==> flow/design.v <==
module node_async_ready #(
    parameter WIDTH=32
) (
    input                 clk, 
    input                 rst_n,
    input   [WIDTH-1 : 0] data_in,
    input                 up_valid_in,      
    output                up_ready_out,     
    output logic [WIDTH-1 : 0] data_out,
    output logic               dn_valid_out,     
    input                 dn_ready_in       
);
    wire up_fire, dn_fire;
    logic dn_ready_in_buf, up_valid_in_buf;
    logic [WIDTH-1 : 0] data_in_buf;
    assign up_fire = up_ready_out & up_valid_in;   
    assign dn_fire = dn_ready_in  & dn_valid_out;  
    assign up_ready_out = dn_ready_in_buf;       
    always_comb begin
        dn_valid_out = up_valid_in;
        data_out     = data_in;
        if (!up_ready_out) begin 
            dn_valid_out = up_valid_in_buf;
            data_out     = data_in_buf;
        end 
    end
    always_ff @(posedge clk or negedge rst_n) begin
        if (!rst_n) begin
            dn_ready_in_buf <= 0;
        end else begin 
            dn_ready_in_buf <= dn_ready_in;
        end
    end
    always_ff @(posedge clk or negedge rst_n) begin
        if (!rst_n) begin
            up_valid_in_buf  <= 0;
            data_in_buf      <= 0;
        end else begin
            if (up_ready_out) begin
                up_valid_in_buf <= up_valid_in;
                data_in_buf     <= data_in;
            end
        end
    end
endmodule
== Reports on node_async_ready ==
What the tools print for node_async_ready, step after step.
Lines are those of the file above, counted from 1.
Cell names lack the library's common part.
The mark n/a stands for no value.
Design
  top: node_async_ready
  clock: clk
  cell library: sky130hd
  timing corner: tt_025C_1v80

== Word-level counts ==
Counts by Yosys on the flattened word-level netlist (proc, flatten, opt, wreduce; memories kept). Register bits leave out memories and registers merged into their read ports (data or address); mux counts leave out enables and synchronous resets folded into registers. Print and check cells are left out. Cells with the same type and inputs are merged into one.
Bit counts
  bits in registers: 34
  latch bits: 0
  bits in writable memories: 0
  ROM bits: 0
  word width x clocked read ports: 0
  memories kept: 0
  input port bits: 36
  cells after elaboration: 5
Cells by class
  add/sub/neg operators: 0
  multipliers: 0
  div/mod/pow operators: 0
  order comparisons: 0
  equal/unequal tests: 0
  shift-type cells: 0
  mux-type cells: 2
  bitwise gates (word level): 0
  reductions and logical operators: 0
Operators with widths (count)
  two-way mux 32 bit: 1
  two-way mux 1 bit: 1

== Logic depth ==
Depth = most cells in a row (Yosys ltp): at word level without a register or memory, in the mapped netlist without a sequential cell, where the memories' decode and read muxes count.
Depth
  depth in word-level cells: 1
  ABC_AREA: 0
  gate-level depth with buffers: 3
  gate-level depth less buffers: 1

== Netlist ==
Source: synth_stat.txt of the flow (Yosys; design flattened, memories mapped). It holds for the ABC_AREA given above (unset counts as 0); a run with the other value may have another netlist.
Totals and module areas in this step are rounded.
Mapped netlist
  mapped cells: 71
  synthesis area: 1410 µm²
  sequential area: 851 µm²
  flip-flops: 34
  buffers: 4
Cells by type
  dfrtp_1: count 34, total area 850.816 µm²
  mux2_4: count 30, total area 450.432 µm²
  buf_12: count 3, total area 60.058 µm²
  mux2_2: count 3, total area 33.782 µm²
  buf_6: count 1, total area 11.261 µm²

== Timing after synthesis ==
Path of least setup slack by OpenSTA after synthesis, without wires, with an ideal clock, recovery checks aside; 20% of the period is set as input and as output delay. Where synthesis merged equal registers, the netlist keeps one of their names.
Timing after synthesis
  path kind: register to output
  start: register dn_ready_in_buf
  end: output port data_out[0]
  period: 1.34 ns
  external output delay: 0.268 ns
  data arrival time: 1.009 ns
  required time: 1.072 ns
  setup slack: 0.063 ns
  path delay: 1.009 ns
  stages on the path: 4
  period reached after synthesis: 1.277 ns
"path delay" is the arrival time less input delay plus setup time.
A path that ends at an output port has no setup time.
"stages on the path": output pins that drive a net of the path, with the launching flip-flop's if there is one; two outputs of one cell count as two.
"period reached after synthesis" is the clock period less the worst setup slack; recovery checks do not enter. This is arithmetic on one report: input and output delays are still those of the set period (20% each).
Between the ends stands the longest chain of elaborated cells between them, by number of cells; it is not shown to be the way that was timed. Of several equally long chains one is given.
Each line given opens the expression or statement behind the cell; cells for indexed reads and writes are added by Yosys, which also makes memories of some case tables.
On the way, after synthesis
  cells stage by stage: dfrtp_1 > buf_6 > buf_12 > mux2_4
  cells in the longest elaborated chain: 1
Ends and longest elaborated chain, after synthesis
  from (decl): line 14  | logic dn_ready_in_buf, up_valid_in_buf;
  from (assign): line 29  | dn_ready_in_buf <= 0;
  from (assign): line 31  | dn_ready_in_buf <= dn_ready_in;
  two-way mux 32 bit: line 22  | if (!up_ready_out) begin
  to (decl): line 9  | output logic [WIDTH-1 : 0] data_out,

==> runs of node_async_ready <==
Design node_async_ready on sky130hd. What follows are 2 stored runs of the flow, each under its own settings; their order means nothing. The constraints put input and output delay at 20% of the set period each and load the outputs with 0.01 pF.

==> run 1: settings <==
{ "period_ns": 1.84, "CORE_UTILIZATION": 49, "SETUP_SLACK_MARGIN": -0.08, "PLACE_DENSITY_LB_ADDON": 0.14, "CORE_ASPECT_RATIO": 0.55, "CORE_MARGIN": 7, "CELL_PAD_IN_SITES_GLOBAL_PLACEMENT": 3, "TNS_END_PERCENT": 100, "GPL_TIMING_DRIVEN": 0, "CAP_MARGIN": 40, "SLEW_MARGIN": 10 }
==> run 1: results <==
did not finish, placement stopped with FLW-0024

==> run 2: settings <==
{ "period_ns": 0.976, "CORE_UTILIZATION": 57, "PLACE_DENSITY_LB_ADDON": 0.03, "CORE_ASPECT_RATIO": 1.45, "ABC_AREA": 1, "CAP_MARGIN": 15, "MAX_ROUTING_LAYER": "met5", "CORE_MARGIN": 2, "SLEW_MARGIN": 20 }
==> run 2: results <==
did not finish, clock tree synthesis stopped with DPL-0038
